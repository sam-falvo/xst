==> flow/design.v <==
module xsr(
	input		clk_i,
	input		reset_i,
	input	[5:0]	bits_i,
	input	[63:0]	baud_i,
	input		rxd_i,
	input		rxc_i,
	input		rxreg_oe_i,
	input		rxregr_oe_i,
	output	[63:0]	dat_o,
	output		idle_o,
	output		sample_to
);
	parameter	SHIFT_REG_WIDTH=64;
	parameter	SRW = SHIFT_REG_WIDTH - 1;
	reg	[SRW:0]	shiftRegister;
	reg	[63:0]	sampleCtr;
	reg	[5:0]	bitsLeft;
	reg		d0, d1, c0, c1;
	wire edgeDetected = (d0 ^ d1) | (~c1 & c0);
	wire sampleBit = ~idle_o && (sampleCtr == 0);
	wire	[SRW:0]	shiftRegister_rev;
	genvar i;
	generate
		for(i = 0; i <= SRW; i = i + 1) begin
			assign shiftRegister_rev[i] = shiftRegister[SRW-i];
		end
	endgenerate
	assign idle_o = (bitsLeft == 0);
	assign dat_o = (rxreg_oe_i ? shiftRegister : 0)
		| (rxregr_oe_i ? shiftRegister_rev : 0);
	always @(posedge clk_i) begin
		shiftRegister <= shiftRegister;
		bitsLeft <= bitsLeft;
		sampleCtr <= sampleCtr;
		d1 <= d0;
		d0 <= rxd_i;
		c1 <= c0;
		c0 <= rxc_i;
		if(reset_i) begin
			shiftRegister <= ~(0);
			bitsLeft <= 0;
			sampleCtr <= baud_i;
			d0 <= 1;
			d1 <= 1;
		end
		else begin
			if(edgeDetected) begin
				if(idle_o) begin
					bitsLeft <= bits_i;
				end
				sampleCtr <= {1'b0, baud_i[63:1]};
			end
			else if(sampleBit) begin
				sampleCtr <= baud_i;
				bitsLeft <= bitsLeft - 1;
				shiftRegister <= {d0, shiftRegister[SRW:1]};
			end
			else if(idle_o) begin
				sampleCtr <= baud_i;
			end
			else begin
				sampleCtr <= sampleCtr - 1;
			end
		end
	end
	assign sample_to = sampleBit;
endmodule
## Tool chain data of xsr

Tool output for the design above, in the order of the flow.
Line numbers count from 1 in the design file above.
Operators carry their Yosys type and port widths (W data, S select, Z words).
Library cell names are shortened.
A cell with - has no value.

- Top: xsr
- Clock input: clk_i
- Standard-cell library: sky130hd
- Timing corner: tt_025C_1v80

## Elaborated design

Yosys after proc, flatten, opt, wreduce and memory -nomap, before mapping. Memory bits, and registers merged into a memory's read port (data or address), are not among the register bits. Print and check cells are not counted. Equal cells are merged and count once.

- Register bits: 138
- Latch bits: 0
- Memory bits (writable): 0
- Bits in read-only memories: 0
- Word width x clocked read ports: 0
- Memory cells: 0
- Input bits: 76
- Output and inout bits: 66
- Elaborated cells: 32

- Add/subtract/negate cells: 2
- $mul: 0
- Divide/modulo/power cells: 0
- $lt $le $gt $ge: 0
- Equality and inequality tests: 1
- Shift operators: 0
- Multiplexer cells: 9
- Bitwise operators: 7
- Reductions and logical operators: 6

Operators with widths:

| cell | count |
|---|---|
| $mux W64 | 6 |
| $sub A64 B1 Y64 const B | 1 |
| $or A64 B64 Y64 | 1 |
| $logic_not A64 Y1 | 1 |
| $mux W6 | 3 |
| $sub A6 B1 Y6 const B | 1 |
| $logic_not A6 Y1 | 1 |
| $reduce_and A2 Y1 | 2 |
| $not A1 Y1 | 3 |
| $ne A2 B1 Y1 const B | 1 |
| $reduce_bool A2 Y1 | 1 |
| $and A1 B1 Y1 | 1 |
| $or A1 B1 Y1 | 1 |
| $xor A1 B1 Y1 | 1 |
| $logic_and A1 B1 Y1 | 1 |

## Depth

Depth = most cells in a row (Yosys ltp): at word level without a register or memory, in the mapped netlist without a sequential cell, where the memories' decode and read muxes count.

- Word-level depth: 6
- ABC_AREA: 0
- Mapped depth: 10
- Mapped depth without buffers: 8

## Synthesis result

Yosys stat after the flow's synthesis: flattened, memories mapped to cells. It holds for the ABC_AREA given above (unset counts as 0); a run with the other value may have another netlist.

- Mapped cells: 866
- Cell area after synthesis: 0.0073058 mm^2
- Sequential area: 0.0027626 mm^2
- Flip-flops: 138
- Buffer cells: 58

Cells by type:

| cell type | count | total area (um^2) |
|---|---|---|
| dfxtp_1 | 138 | 2,762.65 |
| nand2_1 | 163 | 611.837 |
| a22o_1 | 64 | 560.538 |
| nand3b_1 | 65 | 487.968 |
| xor2_1 | 31 | 271.51 |
| xnor2_1 | 28 | 245.235 |
| nor2_1 | 62 | 232.723 |
| a22oi_1 | 29 | 217.709 |
| a221o_1 | 19 | 190.182 |
| o21ai_0 | 34 | 170.163 |
| clkbuf_1 | 38 | 142.637 |
| or3_1 | 21 | 131.376 |
| nor4_1 | 17 | 106.352 |
| nor3_1 | 20 | 100.096 |
| nor4_2 | 6 | 75.072 |
| nand3_1 | 14 | 70.067 |
| nor4_4 | 3 | 63.811 |
| nand4_1 | 10 | 62.56 |

Other cell types: 41; their cells: 104.

## Worst setup path after synthesis

Source: OpenSTA report_checks on the synthesized netlist (no wires, ideal clock, input and output delay 20% of the period each), path of least setup slack; recovery checks are left aside. Register names are those of the netlist, which keeps one name where synthesis merged equal registers.

- Kind: reg2reg
- Start: register sampleCtr[0]
- End: register bitsLeft[2]
- Clock period: 2.69 ns
- Library setup time: 0.091 ns
- Time at the first pin: 0.000 ns
- Arrival: 2.244 ns
- Data required time: 2.599 ns
- Setup slack: 0.355 ns
- Path delay: 2.335 ns
- Driving pins on the path: 9
- Buffers on the path: 0
- Period reached after synthesis: 2.335 ns

"path delay" is the arrival time less input delay plus setup time.
"driving pins on the path": output pins that drive a net of the path, with the launching flip-flop's if there is one; two outputs of one cell count as two.
"period reached after synthesis" = period - worst setup slack (recovery checks aside). The figure is calculated, with input and output delays left at 20% of the set period.
The rows between start and end are the longest chain of elaborated cells between them; the timing report does not say that the signal goes this way. Where chains are equally long, one stands for them.
A line is the first line of the expression or statement that the cell stems from. Yosys adds cells for indexed reads and writes and turns some case tables into memories.
At most two assigning lines are given for a register; there are more.

- Cells stage by stage: dfxtp_1 -> inv_1 -> ha_1 -> nor3b_2 -> nand4_1 -> or4_4 -> nor4_4 -> a221oi_1 -> a311oi_1
- Length of the longest elaborated chain: 4
- Elaborated cells between the ends (all ways): 6
- RTL lines with such cells: 3
- Classes of those cells: 2 x mux; 4 x reduce/logical

Ends and longest elaborated chain, post-synthesis:

| what | line | RTL |
|---|---|---|
| start: declaration | 17 | `reg [63:0] sampleCtr;` |
| start: assignment | 35 | `sampleCtr <= sampleCtr;` |
| start: assignment | 43 | `sampleCtr <= baud_i;` |
| $logic_not A64 Y1 | 21 | `wire sampleBit = ~idle_o && (sampleCtr == 0);` |
| $logic_and A1 B1 Y1 | 21 |  |
| $mux W6 | 54 | `else if(sampleBit) begin` |
| $mux W6 | 48 | `if(edgeDetected) begin` |
| end: assignment | 50 | `bitsLeft <= bits_i;` |
| end: assignment | 56 | `bitsLeft <= bitsLeft - 1;` |
| end: declaration | 18 | `reg [5:0] bitsLeft;` |

## Worst path after layout

Path of least setup slack in the final report of entry A (OpenROAD, finished layout, wires in). Where an end is a register, its clock arrival counts in the times.

- Kind: reg2out
- Start: register sampleCtr[31]
- End: output sample_to
- Clock period: 2.07 ns
- External output delay: 0.41 ns
- Time at the first pin: 0.42 ns
- Arrival: 2.15 ns
- Data required time: 1.66 ns
- Setup slack: -0.50 ns
- Driving pins on the path: 7
- Buffers on the path: 2

The rows between start and end are the longest chain of elaborated cells between them; the timing report does not say that the signal goes this way. Where chains are equally long, one stands for them.
At most two assigning lines are given for a register; there are more.

- Cells stage by stage: dfxtp_2 -> nor4_4 -> nand4_1 -> buf_4 -> or4_4 -> nor2_4 -> buf_6
- Length of the longest elaborated chain: 2
- Elaborated cells between the ends (all ways): 2
- RTL lines with such cells: 1
- Classes of those cells: 2 x reduce/logical

Ends and longest elaborated chain, after layout:

| what | line | RTL |
|---|---|---|
| start: declaration | 17 | `reg [63:0] sampleCtr;` |
| start: assignment | 35 | `sampleCtr <= sampleCtr;` |
| start: assignment | 43 | `sampleCtr <= baud_i;` |
| $logic_not A64 Y1 | 21 | `wire sampleBit = ~idle_o && (sampleCtr == 0);` |
| $logic_and A1 B1 Y1 | 21 |  |
| end: declaration | 12 | `output sample_to` |

Subject: flow runs of xsr

Hi,

Stored flow runs of xsr (2 of them; Yosys, OpenROAD, sky130hd). They differ in their settings and are not a sequence. Constraints: input delay and output delay 20% of the set period each, output load 0.01 pF.
By "period reached" is meant the clock period of the run minus its worst setup slack. This is arithmetic on one report: input and output delays are still those of the set period (20% each).
"time on the worst setup path" = time allowed to the worst setup path (clock period - input delay - output delay, where it has them) - its slack; a late launch clock adds to it, a late capture clock takes from it.
"total power after layout": no workload was simulated; the value follows from the tool's default switching activity.

### Entry A

Settings: `period_ns=2.07`, `CAP_MARGIN=20`, `CORE_MARGIN=2`, `CORE_UTILIZATION=40`, `SLEW_MARGIN=20`

- Total die area: 0.0193613 mm^2
- Netlist area reported by Yosys: 0.0073058 mm^2
- Worst slack on setup checks: -0.496 ns
- Lowest hold slack: 0.342 ns
- Time on the worst setup path: 2.15 ns
- Critical path type: reg2out
- Std-cell area (final layout): 0.012014 mm^2
- Final design utilization: 0.669
- Period reached: 2.566 ns
- Total negative slack on setup checks: -52.820 ns
- Total power after layout: 11.055 mW

### Entry B

Settings: `period_ns=1.66`, `CORE_UTILIZATION=17`, `SETUP_SLACK_MARGIN=0.09`, `PLACE_DENSITY_LB_ADDON=0.01`, `CORE_ASPECT_RATIO=0.51`, `GPL_TIMING_DRIVEN=1`, `GPL_ROUTABILITY_DRIVEN=0`, `SLEW_MARGIN=15`, `CAP_MARGIN=20`, `CORE_MARGIN=2`

- Total die area: 0.0447446 mm^2
- Netlist area reported by Yosys: 0.0073058 mm^2
- Worst slack on setup checks: -0.945 ns
- Lowest hold slack: 0.343 ns
- Time on the worst setup path: 2.27 ns
- Critical path type: reg2out
- Std-cell area (final layout): 0.0125245 mm^2
- Final design utilization: 0.294
- Period reached: 2.605 ns
- Total negative slack on setup checks: -116.534 ns
- Total power after layout: 14.698 mW

Regards
