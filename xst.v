==> flow/design.v <==
`timescale 1ns / 1ps
module xst(
	input		clk_i,
	input		reset_i,
	input		rxd_i,
	input	[63:0]	dat_i,
	input		txreg_we_i,
	input		txregr_we_i,
	input		txreg_oe_i,
	input		txregr_oe_i,
	input	[15:0]	txbaud_i,
	input	[5:0]	bits_i,
	output		txd_o,
	output		txc_o,
	output		idle_o,
	output	[15:0]	brg_o,
	output	[5:0]	bits_o,
	output	[63:0]	dat_o
);
	reg	[5:0]	bits_o;
	reg	[15:0]	brg_o;
	reg	[63:0]	shift_register;
	reg		txc_o;
	assign		txd_o = shift_register[0];
	assign		idle_o = ~|bits_o;
	wire		txreg_shift = ~|brg_o;
	wire	[15:1]	halfbit = txbaud_i[15:1];
	wire	[63:0]	shift_reg_rev = {
				shift_register[0],
				shift_register[1],
				shift_register[2],
				shift_register[3],
				shift_register[4],
				shift_register[5],
				shift_register[6],
				shift_register[7],
				shift_register[8],
				shift_register[9],
				shift_register[10],
				shift_register[11],
				shift_register[12],
				shift_register[13],
				shift_register[14],
				shift_register[15],
				shift_register[16],
				shift_register[17],
				shift_register[18],
				shift_register[19],
				shift_register[20],
				shift_register[21],
				shift_register[22],
				shift_register[23],
				shift_register[24],
				shift_register[25],
				shift_register[26],
				shift_register[27],
				shift_register[28],
				shift_register[29],
				shift_register[30],
				shift_register[31],
				shift_register[32],
				shift_register[33],
				shift_register[34],
				shift_register[35],
				shift_register[36],
				shift_register[37],
				shift_register[38],
				shift_register[39],
				shift_register[40],
				shift_register[41],
				shift_register[42],
				shift_register[43],
				shift_register[44],
				shift_register[45],
				shift_register[46],
				shift_register[47],
				shift_register[48],
				shift_register[49],
				shift_register[50],
				shift_register[51],
				shift_register[52],
				shift_register[53],
				shift_register[54],
				shift_register[55],
				shift_register[56],
				shift_register[57],
				shift_register[58],
				shift_register[59],
				shift_register[60],
				shift_register[61],
				shift_register[62],
				shift_register[63]
			};
	assign		dat_o =
			  (txreg_oe_i ? shift_register : 0)
			| (txregr_oe_i ? shift_reg_rev : 0);
	always @(posedge clk_i) begin
		shift_register <= shift_register;
		brg_o <= brg_o;
		txc_o <= txc_o;
		bits_o <= bits_o;
		if(reset_i) begin
			shift_register <= ~(64'd0);
			brg_o <= 0;
			txc_o <= 0;
			bits_o <= 0;
		end
		else if(txreg_we_i) begin
			brg_o <= txbaud_i;
			txc_o <= 1;
			shift_register <= dat_i;
			bits_o <= bits_i;
		end
		else if(txregr_we_i) begin
			brg_o <= txbaud_i;
			txc_o <= 1;
			shift_register <= {
				dat_i[0], dat_i[1], dat_i[2], dat_i[3],
				dat_i[4], dat_i[5], dat_i[6], dat_i[7],
				dat_i[8], dat_i[9],
				dat_i[10], dat_i[11], dat_i[12], dat_i[13],
				dat_i[14], dat_i[15], dat_i[16], dat_i[17],
				dat_i[18], dat_i[19],
				dat_i[20], dat_i[21], dat_i[22], dat_i[23],
				dat_i[24], dat_i[25], dat_i[26], dat_i[27],
				dat_i[28], dat_i[29],
				dat_i[30], dat_i[31], dat_i[32], dat_i[33],
				dat_i[34], dat_i[35], dat_i[36], dat_i[37],
				dat_i[38], dat_i[39],
				dat_i[40], dat_i[41], dat_i[42], dat_i[43],
				dat_i[44], dat_i[45], dat_i[46], dat_i[47],
				dat_i[48], dat_i[49],
				dat_i[50], dat_i[51], dat_i[52], dat_i[53],
				dat_i[54], dat_i[55], dat_i[56], dat_i[57],
				dat_i[58], dat_i[59],
				dat_i[60], dat_i[61], dat_i[62], dat_i[63]
			};
			bits_o <= bits_i;
		end
		else begin
			if(txreg_shift & ~idle_o) begin
				brg_o <= txbaud_i;
				txc_o <= (bits_o != 6'd1);
				shift_register <= {rxd_i, shift_register[63:1]};
				bits_o <= bits_o - 1;
			end
			else if(~txreg_shift & ~idle_o) begin
				brg_o <= brg_o - 1;
			end
		end
		if(brg_o == {1'b0, halfbit}) begin
			txc_o <= 0;
		end
	end
endmodule
From RTL to reports: xst

The steps from the RTL of xst to its reports follow in flow order.
Line numbers count from 1 in the design file above.
Operators carry their Yosys type and port widths (W data, S select, Z words).
Not given: -

Top module: xst
Clock port: clk_i
Standard-cell library: sky130hd
Library corner: tt_025C_1v80

Word level

Yosys after proc, flatten, opt, wreduce and memory -nomap, before mapping. Memory bits, and registers merged into a memory's read port (data or address), are not among the register bits. Print and check cells are not counted. Equal cells are merged and count once.

Register bits: 87
Input bits: 93
Output and inout bits: 89
Cells after elaboration: 33

Add/subtract/negate cells: 2
Equality and inequality tests: 2
Muxes and demuxes: 15
Bitwise gates (word level): 3
Reduce/logical cells: 7

Operators with widths:

| cell                    | number |
| $mux W64                | 5 |
| $or A64 B64 Y64         | 1 |
| $mux W16                | 4 |
| $mux W6                 | 3 |
| $sub A16 B1 Y16 const B | 1 |
| $eq A16 B15 Y1          | 1 |
| $reduce_or A16 Y1       | 1 |
| $sub A6 B1 Y6 const B   | 1 |
| $ne A6 B1 Y1 const B    | 1 |
| $reduce_or A6 Y1        | 1 |
| $reduce_bool A4 Y1      | 1 |
| $reduce_bool A3 Y1      | 1 |
| $mux W1                 | 3 |
| $and A1 B1 Y1           | 2 |
| $logic_not A1 Y1        | 2 |
| $reduce_or A2 Y1        | 1 |

Depth

Yosys ltp: most cells in a row. Word level: on the elaborated netlist, between registers, memories and ports. Mapped: between sequential cells and ports; inverters and the memories' decode and read muxes count.

Depth after elaboration: 6
ABC_AREA: 0
Mapped depth: 9
Gate-level depth less buffers: 7

Netlist

The flow's flattened synthesis, as Yosys stat reports it; memories are mapped. The netlist is that of the ABC_AREA named above (0 if unset); the other value can give another one.
The area totals of this step are shown rounded.

Cell count: 700
Mapped area: 5,680 µm²
Flip-flops: 87
Buffers: 72

Cell types:

| type                      | number | area in all (µm²) |
| sky130_fd_sc_hd__dfxtp_1  | 87     | 1,741.67 |
| sky130_fd_sc_hd__mux2i_1  | 67     | 670.643 |
| sky130_fd_sc_hd__a22o_1   | 64     | 560.538 |
| sky130_fd_sc_hd__a211o_1  | 54     | 472.954 |
| sky130_fd_sc_hd__nor2_1   | 121    | 454.186 |
| sky130_fd_sc_hd__a21oi_1  | 65     | 325.312 |
| sky130_fd_sc_hd__clkbuf_1 | 50     | 187.68 |
| sky130_fd_sc_hd__xnor2_1  | 17     | 148.893 |
| sky130_fd_sc_hd__a221oi_1 | 11     | 96.342 |
| sky130_fd_sc_hd__buf_2    | 18     | 90.086 |
| sky130_fd_sc_hd__o21ai_0  | 17     | 85.082 |
| sky130_fd_sc_hd__a211oi_1 | 9      | 67.565 |
| sky130_fd_sc_hd__nand2_1  | 14     | 52.55 |
| sky130_fd_sc_hd__a31oi_1  | 8      | 50.048 |
| sky130_fd_sc_hd__nand3_1  | 9      | 45.043 |
| sky130_fd_sc_hd__nor3_1   | 9      | 45.043 |
| sky130_fd_sc_hd__nand4_1  | 7      | 43.792 |
| sky130_fd_sc_hd__nor4_1   | 7      | 43.792 |

Not listed: further types 29, cells in them 66.

Path before layout

OpenSTA on the mapped netlist: ideal clock, no wires. The path of least setup slack (recovery checks aside). Input and output delay are each 20% of the period. Register names are those of the netlist, which keeps one name where synthesis merged equal registers.

Path type: in2reg
Start point: input port txregr_we_i
End point: register shift_register[14]
Period: 3,150 ps
Arrival time: 2,000 ps
Data required time: 3,013 ps
Slack: 1,013 ps
Delay of the path: 1,507 ps
Stages: 6
Synthesis period reached: 2,137 ps

"delay of the path" = arrival - input delay + setup time.
"stages": output pins that drive a net of the path, with the launching flip-flop's if there is one; two outputs of one cell count as two.
"synthesis period reached" = period - worst setup slack (recovery checks aside). The figure is calculated, with input and output delays left at 20% of the set period.
The rows between start and end are the longest chain of elaborated cells between them; the timing report does not say that the signal goes this way. Where chains are equally long, one stands for them.
Each line given opens the expression or statement behind the cell; cells for indexed reads and writes are added by Yosys, which also makes memories of some case tables.
At most two assigning lines are given for a register; there are more.

Path through: sky130_fd_sc_hd__buf_2 > sky130_fd_sc_hd__buf_2 > sky130_fd_sc_hd__buf_2 > sky130_fd_sc_hd__buf_1 > sky130_fd_sc_hd__mux2i_1 > sky130_fd_sc_hd__o21ai_0
Cells in the longest elaborated chain: 2
Elaborated cells between the ends (all ways): 3
Source lines of those cells: 2

RTL lines, path post-synthesis:

| element            | line | text |
| start: declaration | 8    | `input txregr_we_i,` |
| $mux W64           | 114  | `else if(txregr_we_i) begin` |
| $mux W64           | 108  | `else if(txreg_we_i) begin` |
| end: assignment    | 103  | `shift_register <= ~(64'd0);` |
| end: assignment    | 111  | `shift_register <= dat_i;` |
| end: declaration   | 22   | `reg [63:0] shift_register;` |

Below are 2 stored runs of the flow (Yosys, OpenROAD; platform sky130hd) on xst, each with its settings, unordered. Constraints: input delay and output delay 20% of the set period each, output load 0.01 pF.

## Run 1

==> flow/run.sh <==
#!/bin/bash
# the make line also repeats the synthesis and layout settings of config.mk as NAME=value (left out here)
make -C /OpenROAD-flow-scripts/flow DESIGN_CONFIG=/design/flow/config.mk WORK_HOME=/design/flow/orfs CLKGATE_MAP_FILE= finish
==> flow/config.mk <==
export PLATFORM = sky130hd
export DESIGN_NAME = xst
export DESIGN_NICKNAME = xst
export VERILOG_FILES = /design/flow/design.v
export SDC_FILE = /design/flow/constraint.sdc
export NUM_CORES = 4
export LEC_CHECK = 0
export CAP_MARGIN = 25
export CORE_ASPECT_RATIO = 0.55
export CORE_MARGIN = 6
export CORE_UTILIZATION = 70
export CTS_CLUSTER_SIZE = 34
export MAX_ROUTING_LAYER = met4
export MIN_ROUTING_LAYER = met2
export PLACE_DENSITY_LB_ADDON = 0.18
export SETUP_SLACK_MARGIN = 0.01
export SLEW_MARGIN = 25
==> flow/constraint.sdc <==
create_clock -name core_clock -period 1.52 [get_ports {clk_i}]
set_input_delay 0.3040 -clock core_clock [delete_from_list [all_inputs] [get_ports {clk_i}]]
set_output_delay 0.3040 -clock core_clock [all_outputs]
set_load 0.01 [all_outputs]

Run 1: stopped before the end: placement reported FLW-0024

## Run 2

==> flow/run.sh <==
#!/bin/bash
# the make line also repeats the synthesis and layout settings of config.mk as NAME=value (left out here)
make -C /OpenROAD-flow-scripts/flow DESIGN_CONFIG=/design/flow/config.mk WORK_HOME=/design/flow/orfs CLKGATE_MAP_FILE= finish
==> flow/config.mk <==
export PLATFORM = sky130hd
export DESIGN_NAME = xst
export DESIGN_NICKNAME = xst
export VERILOG_FILES = /design/flow/design.v
export SDC_FILE = /design/flow/constraint.sdc
export NUM_CORES = 4
export LEC_CHECK = 0
export ABC_AREA = 1
export CAP_MARGIN = 20
export CORE_MARGIN = 3
export CORE_UTILIZATION = 62
export CTS_CLUSTER_DIAMETER = 261
export GPL_TIMING_DRIVEN = 0
export PLACE_DENSITY_LB_ADDON = 0.03
export SETUP_SLACK_MARGIN = 0.0
export SLEW_MARGIN = 20
export TNS_END_PERCENT = 60
==> flow/constraint.sdc <==
create_clock -name core_clock -period 1.76 [get_ports {clk_i}]
set_input_delay 0.3520 -clock core_clock [delete_from_list [all_inputs] [get_ports {clk_i}]]
set_output_delay 0.3520 -clock core_clock [all_outputs]
set_load 0.01 [all_outputs]

Run 2: stopped before the end: routing reported GRT-0232
